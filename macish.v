==> flow/design.v <==
module macish
(
	input [7:0] dataa,
	input [7:0] datab,
	input clk, aclr, clken, sload,
	output reg [15:0] adder_out
);
	reg  [15:0] dataa_reg, datab_reg;
	reg  sload_reg;
	reg	 [15:0] old_result;
	wire [15:0] multa;
	eightbitmultiplier MACISH(.i1(dataa_reg), .i2(datab_reg), .result(multa));
	always @ (adder_out, sload_reg)
	begin
		if (sload_reg)
			old_result <= 0;
		else
			old_result <= adder_out;
	end
	always @ (posedge clk or posedge aclr)
	begin
		if (aclr)
		begin
			dataa_reg <= 0;
			datab_reg <= 0;
			sload_reg <= 0;
			adder_out <= 0;
		end
		else if (clken)
		begin
			dataa_reg <= dataa;
			datab_reg <= datab;
			sload_reg <= sload;
			adder_out <= old_result + multa;
		end
	end
endmodule
module eightbitmultiplier
(
	input [7:0] i1,
	input [7:0] i2,
	output [15:0] result
);
wire [7:0] temp1;
wire [7:0] temp2;
wire [7:0] temp3;
wire [7:0] temp4;
fourbitmultiplier0 M1_4(.i1(i1[3:0]), .i2(i2[3:0]), .result(temp1));  
fourbitmultiplier1 M2_4(.i1(i1[3:0]), .i2(i2[7:4]), .result(temp2));  
fourbitmultiplier2 M3_4(.i1(i1[7:4]), .i2(i2[3:0]), .result(temp3));  
fourbitmultiplier3 M4_4(.i1(i1[7:4]), .i2(i2[7:4]), .result(temp4));  
assign result = temp1 + (temp2 << 4) + (temp3 << 4) + (temp4 << 8);
endmodule
module fourbitmultiplier0
(
	input [3:0] i1,
	input [3:0] i2,
	output [7:0] result
);
wire [3:0] temp1;
wire [3:0] temp2;
wire [3:0] temp3;
wire [3:0] temp4;
M4 M1_2(.i1(i1[1:0]), .i2(i2[1:0]), .result(temp1));  
M1 M2_2(.i1(i1[1:0]), .i2(i2[3:2]), .result(temp2));  
M1 M3_2(.i1(i1[3:2]), .i2(i2[1:0]), .result(temp3));  
M1 M4_2(.i1(i1[3:2]), .i2(i2[3:2]), .result(temp4));  
assign result = temp1 + (temp2 << 2) + (temp3 << 2) + (temp4 << 4);
endmodule
module fourbitmultiplier1
(
	input [3:0] i1,
	input [3:0] i2,
	output [7:0] result
);
wire [3:0] temp1;
wire [3:0] temp2;
wire [3:0] temp3;
wire [3:0] temp4;
M1 M1_2(.i1(i1[1:0]), .i2(i2[1:0]), .result(temp1));  
M1 M2_2(.i1(i1[1:0]), .i2(i2[3:2]), .result(temp2));  
M4 M3_2(.i1(i1[3:2]), .i2(i2[1:0]), .result(temp3));  
M1 M4_2(.i1(i1[3:2]), .i2(i2[3:2]), .result(temp4));  
assign result = temp1 + (temp2 << 2) + (temp3 << 2) + (temp4 << 4);
endmodule
module fourbitmultiplier2
(
	input [3:0] i1,
	input [3:0] i2,
	output [7:0] result
);
wire [3:0] temp1;
wire [3:0] temp2;
wire [3:0] temp3;
wire [3:0] temp4;
M1 M1_2(.i1(i1[1:0]), .i2(i2[1:0]), .result(temp1));  
M1 M2_2(.i1(i1[1:0]), .i2(i2[3:2]), .result(temp2));  
M1 M3_2(.i1(i1[3:2]), .i2(i2[1:0]), .result(temp3));  
M1 M4_2(.i1(i1[3:2]), .i2(i2[3:2]), .result(temp4));  
assign result = temp1 + (temp2 << 2) + (temp3 << 2) + (temp4 << 4);
endmodule
module fourbitmultiplier3
(
	input [3:0] i1,
	input [3:0] i2,
	output [7:0] result
);
wire [3:0] temp1;
wire [3:0] temp2;
wire [3:0] temp3;
wire [3:0] temp4;
M3 M1_2(.i1(i1[1:0]), .i2(i2[1:0]), .result(temp1));  
M4 M2_2(.i1(i1[1:0]), .i2(i2[3:2]), .result(temp2));  
M1 M3_2(.i1(i1[3:2]), .i2(i2[1:0]), .result(temp3));  
M4 M4_2(.i1(i1[3:2]), .i2(i2[3:2]), .result(temp4));  
assign result = temp1 + (temp2 << 2) + (temp3 << 2) + (temp4 << 4);
endmodule
module M1
(
	input [1:0] i1,
	input [1:0] i2,
	output [3:0] result
);
wire [3:0] temp;
assign temp[0] = i1[0] & i2[1];
assign temp[1] = i1[1] & i2[0];
assign temp[2] = temp[0] & temp[1];
assign temp[3] = i1[1] & i2[1];
assign result  = {temp[2] , (temp[2] ^ temp[3]), (temp[0] ^ temp[1]), temp[2]};
endmodule
module M3
(
	input [1:0] i1,
	input [1:0] i2,
	output [3:0] result
);
reg [3:0] temp;
always @ ( i1, i2 ) begin
	temp[0]  <= i1[0] & i2[0];
	temp[1]  <= i1[0] & i2[1];
	temp[2]  <= i1[1] & i2[0];
	temp[3]  <= i1[1] & i2[1];
end
assign result   = {(temp[3] & temp[0]) , (temp[3] & ( ~ temp[0])) , (temp[1] | temp[2]) , temp[0]};
endmodule
module M4
(
	input [1:0] i1,
	input [1:0] i2,
	output [3:0] result
);
wire [9:0] temp;
assign temp[0]  = i1[1] & i2[1];  
assign temp[1]  = i1[0] & i2[0];  
assign temp[6]  = i2[0] & ~ i1[0];
assign temp[2]  = temp[6] & i1[1];  
assign temp[7]  = i2[1] & ~ i1[1];
assign temp[3]  = temp[7] & i1[0];  
assign temp[8]  = temp[1] & i1[1];
assign temp[4]  = temp[8] & ~ i2[1];  
assign temp[9]  = temp[1] & ~ i1[1];
assign temp[5]  = temp[9] & i2[1];  
assign result   = {(temp[0] & temp[1]) , (temp[0]) , ( temp[2] | temp[3] | temp[4] | temp[5]) , (temp[1])};
endmodule
**Step by step through the tools: macish**

Tool output for the design above, in the order of the flow.
Lines are those of the file above, counted from 1.
Library cell names are shortened.
The mark -- stands for no value.

- Design top: macish
- Clock input: clk
- Cell library: sky130hd
- Corner: tt_025C_1v80

**Elaborated design**

Yosys after proc, flatten, opt, wreduce and memory -nomap, before mapping. Enables and synchronous resets that opt folds into registers are not counted as muxes. Memory bits, and registers merged into a memory's read port (data or address), are not among the register bits. Print and check cells are not counted. Equal cells are merged and count once.

- Magnitude comparators: 0
- Shifts and indexed selects: 0
- Mux-type cells: 1
- Reductions and logical operators: 0
- Eq/ne operators: 0
- Multiply operators: 0
- Bitwise gates (word level): 141
- Add/subtract/negate cells: 16
- Div/mod/pow operators: 0

Operators with widths:

| kind | number |
|---|---|
| 1-bit AND | 94 |
| 16-bit adder | 2 |
| 7-bit by 6-bit adder with 8-bit output | 4 |
| 8-bit adder | 4 |
| 4-bit by 6-bit adder with 7-bit output | 4 |
| 1-bit bitwise XOR | 22 |
| 16-bit by 12-bit adder with 16-bit output | 1 |
| 16-bit two-way mux | 1 |
| 1-bit bitwise OR | 13 |
| 8-bit by 12-bit adder with 13-bit output | 1 |
| 1-bit NOT | 12 |

- Latch bits: 0
- Bits in read-only memories: 0
- Bits in registers: 33
- Output and inout port bits: 16
- Clocked read ports x word width: 0
- Bits of input ports: 20
- Cells after elaboration: 162
- Memories: 0
- Bits in writable memories: 0

**Logic depth**

Longest topological path by Yosys (ltp), each cell counted once; first at word level (registers and memories cut), then after technology mapping (sequential cells cut; the memories' decode and read muxes count).

- Depth in word-level cells: 13
- ABC_AREA: 0
- Depth in mapped cells: 26
- Gate-level depth less buffers: 25

**Netlist**

Yosys stat after the flow's synthesis: flattened, memories mapped to cells. It holds for the ABC_AREA given above (unset counts as 0); a run with the other value may have another netlist.
Totals and module areas in this step are rounded.

- Flip-flops: 33
- Synthesis area: 4200 µm²
- Cells in the netlist: 427
- Buffer cells: 12
- Sequential part of the area: 830 µm²

Cells by type:

| cell | number | area in all (µm²) |
|---|---|---|
| dfrtp_1 | 33 | 825.792 |
| ha_1 | 60 | 750.72 |
| fa_1 | 35 | 700.672 |
| mux2_2 | 29 | 326.563 |
| xnor2_1 | 27 | 236.477 |
| inv_1 | 58 | 217.709 |
| and2_1 | 28 | 175.168 |
| xor2_1 | 17 | 148.893 |
| a21oi_1 | 24 | 120.115 |
| nand2_1 | 30 | 112.608 |
| a21o_1 | 11 | 82.579 |
| nand2b_1 | 9 | 56.304 |
| and2b_2 | 6 | 52.55 |
| o21a_1 | 6 | 45.043 |
| nand3_1 | 8 | 40.038 |
| o21ai_0 | 8 | 40.038 |
| clkbuf_1 | 8 | 30.029 |
| a21oi_2 | 3 | 26.275 |

Not listed: further types 16, cells in them 27.
The figures by module come from a second, unflattened synthesis with its own total; it is not the netlist above.

- Cells (unflattened synthesis): 443
- Area total of the unflattened synthesis: 4300 µm²

Rows give one instance, submodules left out.

By module:

| module | cells | area (µm²) | sequential area (µm²) | times used |
|---|---|---|---|---|
| macish | 174 | 2000 | 830 | 1 |
| eightbitmultiplier | 66 | 560 | 0.0 | 1 |
| M1 | 6 | 46 | 0.0 | 11 |
| fourbitmultiplier0 | 27 | 250 | 0.0 | 1 |
| fourbitmultiplier1 | 27 | 250 | 0.0 | 1 |
| fourbitmultiplier2 | 27 | 250 | 0.0 | 1 |
| fourbitmultiplier3 | 27 | 250 | 0.0 | 1 |
| M4 | 6 | 41 | 0.0 | 4 |
| M3 | 5 | 33 | 0.0 | 1 |

**Timing after synthesis**

OpenSTA on the mapped netlist: ideal clock, no wires. The path of least setup slack (recovery checks aside). Input and output delay are each 20% of the period. Register names are those of the netlist, which keeps one name where synthesis merged equal registers.

- Path kind: register -> register
- Start: reg dataa_reg[1]
- End: reg adder_out[14]
- Driving pins on the path: 26
- Launch time at the first pin: 0.000 ns
- Delay of the path: 5.889 ns
- Setup slack: 2.081 ns
- Required time: 7.845 ns
- Setup time: 0.125 ns
- Path buffers: 1
- Arrival time: 5.764 ns
- Period: 7.97 ns
- Synthesis period reached: 5.889 ns

"delay of the path" = arrival - input delay + setup time.
"driving pins on the path" counts driving pins, that of a launching flip-flop among them; a cell with two outputs on the path counts twice.
"synthesis period reached" = period - worst setup slack (recovery checks aside). The figure is calculated, with input and output delays left at 20% of the set period.
The rows between start and end are the longest chain of elaborated cells between them; the timing report does not say that the signal goes this way. Where chains are equally long, one stands for them.
Each line given opens the expression or statement behind the cell; cells for indexed reads and writes are added by Yosys, which also makes memories of some case tables.

- Path through: dfrtp_1 -> clkbuf_1 -> and2_1 -> ha_1 -> xor2_1 -> fa_1 -> inv_1 -> fa_1 -> a21o_1 -> a21oi_1 -> xnor2_1 -> ha_1 -> nand2_1 -> o21ai_0 -> nand3_1 -> xor2_1 -> fa_1 -> fa_1 -> inv_1 -> ha_1 -> and2_1 -> a21oi_1 -> o21a_1 -> o21ai_0 -> xor2_1 -> mux2_2
- Length of the longest elaborated chain: 13
- Elaborated cells on any way between the ends: 38
- Those cells by class: add/sub (10); logic (28)

Ends and longest elaborated chain, post-synthesis:

| what | line | text |
|---|---|---|
| from (decl) | 8 | `reg [15:0] dataa_reg, datab_reg;` |
| from (assign) | 24 | `dataa_reg <= 0;` |
| from (assign) | 31 | `dataa_reg <= dataa;` |
| 1-bit NOT | 157 | `assign temp[7]  = i2[1] & ~ i1[1];` |
| 1-bit AND | 157 |  |
| 1-bit AND | 158 | `assign temp[3]  = temp[7] & i1[0];` |
| 1-bit bitwise OR (3 in a row) | 163 | `assign result   = {(temp[0] & temp[1]) , (temp[0]) , ( temp[2] \| temp[3] \| temp[4] \| temp[5]) , (temp[1])};` |
| 4-bit by 6-bit adder with 7-bit output | 68 | `assign result = temp1 + (temp2 << 2) + (temp3 << 2) + (temp4 << 4);` |
| 7-bit by 6-bit adder with 8-bit output | 68 |  |
| 8-bit adder | 68 |  |
| 8-bit by 12-bit adder with 13-bit output | 52 | `assign result = temp1 + (temp2 << 4) + (temp3 << 4) + (temp4 << 8);` |
| 16-bit by 12-bit adder with 16-bit output | 52 |  |
| 16-bit adder | 52 |  |
| 16-bit adder | 34 | `adder_out <= old_result + multa;` |
| to (assign) | 27 | `adder_out <= 0;` |
| to (assign) | 34 |  |
| to (decl) | 6 | `output reg [15:0] adder_out` |

**Path in the finished layout**

From the final timing report of run 1: the path of least setup slack in the routed layout; clock arrival at registers is part of the times.

- Path kind: register -> register
- Start: reg datab_reg[3]
- End: reg adder_out[14]
- Setup slack: -2.02 ns
- Driving pins on the path: 24
- Required time: 3.68 ns
- Arrival time: 5.70 ns
- Launch time at the first pin: 0.28 ns
- Period: 3.52 ns
- Path buffers: 0
- Setup time: 0.11 ns

The rows between start and end are the longest chain of elaborated cells between them; the timing report does not say that the signal goes this way. Where chains are equally long, one stands for them.

- Path through: dfrtp_1 -> and2_4 -> ha_4 -> fa_2 -> ha_4 -> fa_2 -> ha_4 -> inv_2 -> fa_2 -> nor2b_4 -> o21ai_2 -> nand2b_1 -> and3_4 -> xnor2_4 -> fa_1 -> fa_1 -> inv_2 -> ha_4 -> and2_4 -> a21oi_2 -> o21a_1 -> o21ai_2 -> xor2_1 -> mux2_4
- Length of the longest elaborated chain: 10
- Elaborated cells on any way between the ends: 30
- RTL lines with such cells: 8
- Those cells by class: add/sub (10); logic (20)

Ends and longest elaborated chain, post-layout:

| what | line | text |
|---|---|---|
| from (decl) | 8 | `reg [15:0] dataa_reg, datab_reg;` |
| from (assign) | 25 | `datab_reg <= 0;` |
| from (assign) | 32 | `datab_reg <= datab;` |
| 1-bit AND | 125 | `assign temp[0] = i1[0] & i2[1];` |
| 1-bit AND | 127 | `assign temp[2] = temp[0] & temp[1];` |
| 1-bit bitwise XOR | 129 | `assign result  = {temp[2] , (temp[2] ^ temp[3]), (temp[0] ^ temp[1]), temp[2]};` |
| 4-bit by 6-bit adder with 7-bit output | 68 | `assign result = temp1 + (temp2 << 2) + (temp3 << 2) + (temp4 << 4);` |
| 7-bit by 6-bit adder with 8-bit output | 68 |  |
| 8-bit adder | 68 |  |
| 8-bit by 12-bit adder with 13-bit output | 52 | `assign result = temp1 + (temp2 << 4) + (temp3 << 4) + (temp4 << 8);` |
| 16-bit by 12-bit adder with 16-bit output | 52 |  |
| 16-bit adder | 52 |  |
| 16-bit adder | 34 | `adder_out <= old_result + multa;` |
| to (assign) | 27 | `adder_out <= 0;` |
| to (assign) | 34 |  |
| to (decl) | 6 | `output reg [15:0] adder_out` |

# Flow runs of macish

Measured data: module macish, platform sky130hd, 2 stored runs of the flow under differing settings, order arbitrary. Input and output delays are each 20% of the period that was set; the output load is 0.01 pF.
"clock period reached" is the run's clock period less its worst setup slack. It is reckoned from that one timing run; input and output delays stay at 20% of the period that was set.
"worst setup path time" means the part of the period allowed to the worst setup path (the constraints hold back 20% at inputs and 20% at outputs) less its slack; where the path has registers, the arrival times of their clocks count too.
"power" rests on the timing tool's default activity at the inputs, not on a simulated workload.
The measured numbers are rounded.

### Run 1

==> flow/run.sh <==
#!/bin/bash
# the make line also repeats the synthesis and layout settings of config.mk as NAME=value (left out here)
make -C /OpenROAD-flow-scripts/flow DESIGN_CONFIG=/design/flow/config.mk WORK_HOME=/design/flow/orfs CLKGATE_MAP_FILE= finish
==> flow/config.mk <==
export PLATFORM = sky130hd
export DESIGN_NAME = macish
export DESIGN_NICKNAME = macish
export VERILOG_FILES = /design/flow/design.v
export SDC_FILE = /design/flow/constraint.sdc
export NUM_CORES = 4
export LEC_CHECK = 0
export CAP_MARGIN = 35
export CELL_PAD_IN_SITES_GLOBAL_PLACEMENT = 0
export CORE_MARGIN = 5
export CORE_UTILIZATION = 24
export CTS_CLUSTER_SIZE = 71
export GPL_ROUTABILITY_DRIVEN = 1
export GPL_TIMING_DRIVEN = 1
export PLACE_DENSITY = 0.49
export SETUP_SLACK_MARGIN = 0.16
export SLEW_MARGIN = 25
==> flow/constraint.sdc <==
create_clock -name core_clock -period 3.52 [get_ports {clk}]
set_input_delay 0.7040 -clock core_clock [delete_from_list [all_inputs] [get_ports {clk}]]
set_output_delay 0.7040 -clock core_clock [all_outputs]
set_load 0.01 [all_outputs]

Results of run 1:
- Worst setup path time: 5.54 ns
- Kind of the worst setup path: register -> register
- Clock period reached: 5.537 ns
- Power: 7200 µW
- Die outline area: 20000 µm²
- Worst setup slack after layout: -2.0 ns
- Lowest hold slack: 0.53 ns
- Post-layout utilization: 35%
- Setup TNS: -18 ns
- Synthesized cell area: 4200 µm²

### Run 2

==> flow/run.sh <==
#!/bin/bash
# the make line also repeats the synthesis and layout settings of config.mk as NAME=value (left out here)
make -C /OpenROAD-flow-scripts/flow DESIGN_CONFIG=/design/flow/config.mk WORK_HOME=/design/flow/orfs CLKGATE_MAP_FILE= finish
==> flow/config.mk <==
export PLATFORM = sky130hd
export DESIGN_NAME = macish
export DESIGN_NICKNAME = macish
export VERILOG_FILES = /design/flow/design.v
export SDC_FILE = /design/flow/constraint.sdc
export NUM_CORES = 4
export LEC_CHECK = 0
export CAP_MARGIN = 20
export CORE_MARGIN = 2
export CORE_UTILIZATION = 40
export SLEW_MARGIN = 20
==> flow/constraint.sdc <==
create_clock -name core_clock -period 6.71 [get_ports {clk}]
set_input_delay 1.3420 -clock core_clock [delete_from_list [all_inputs] [get_ports {clk}]]
set_output_delay 1.3420 -clock core_clock [all_outputs]
set_load 0.01 [all_outputs]

Results of run 2:
- Worst setup path time: 6.18 ns
- Kind of the worst setup path: register -> register
- Clock period reached: 6.182 ns
- Power: 2300 µW
- Die outline area: 11000 µm²
- Worst setup slack after layout: 0.53 ns
- Lowest hold slack: 0.53 ns
- Post-layout utilization: 46%
- Setup TNS: 0.000 ns
- Synthesized cell area: 4200 µm²
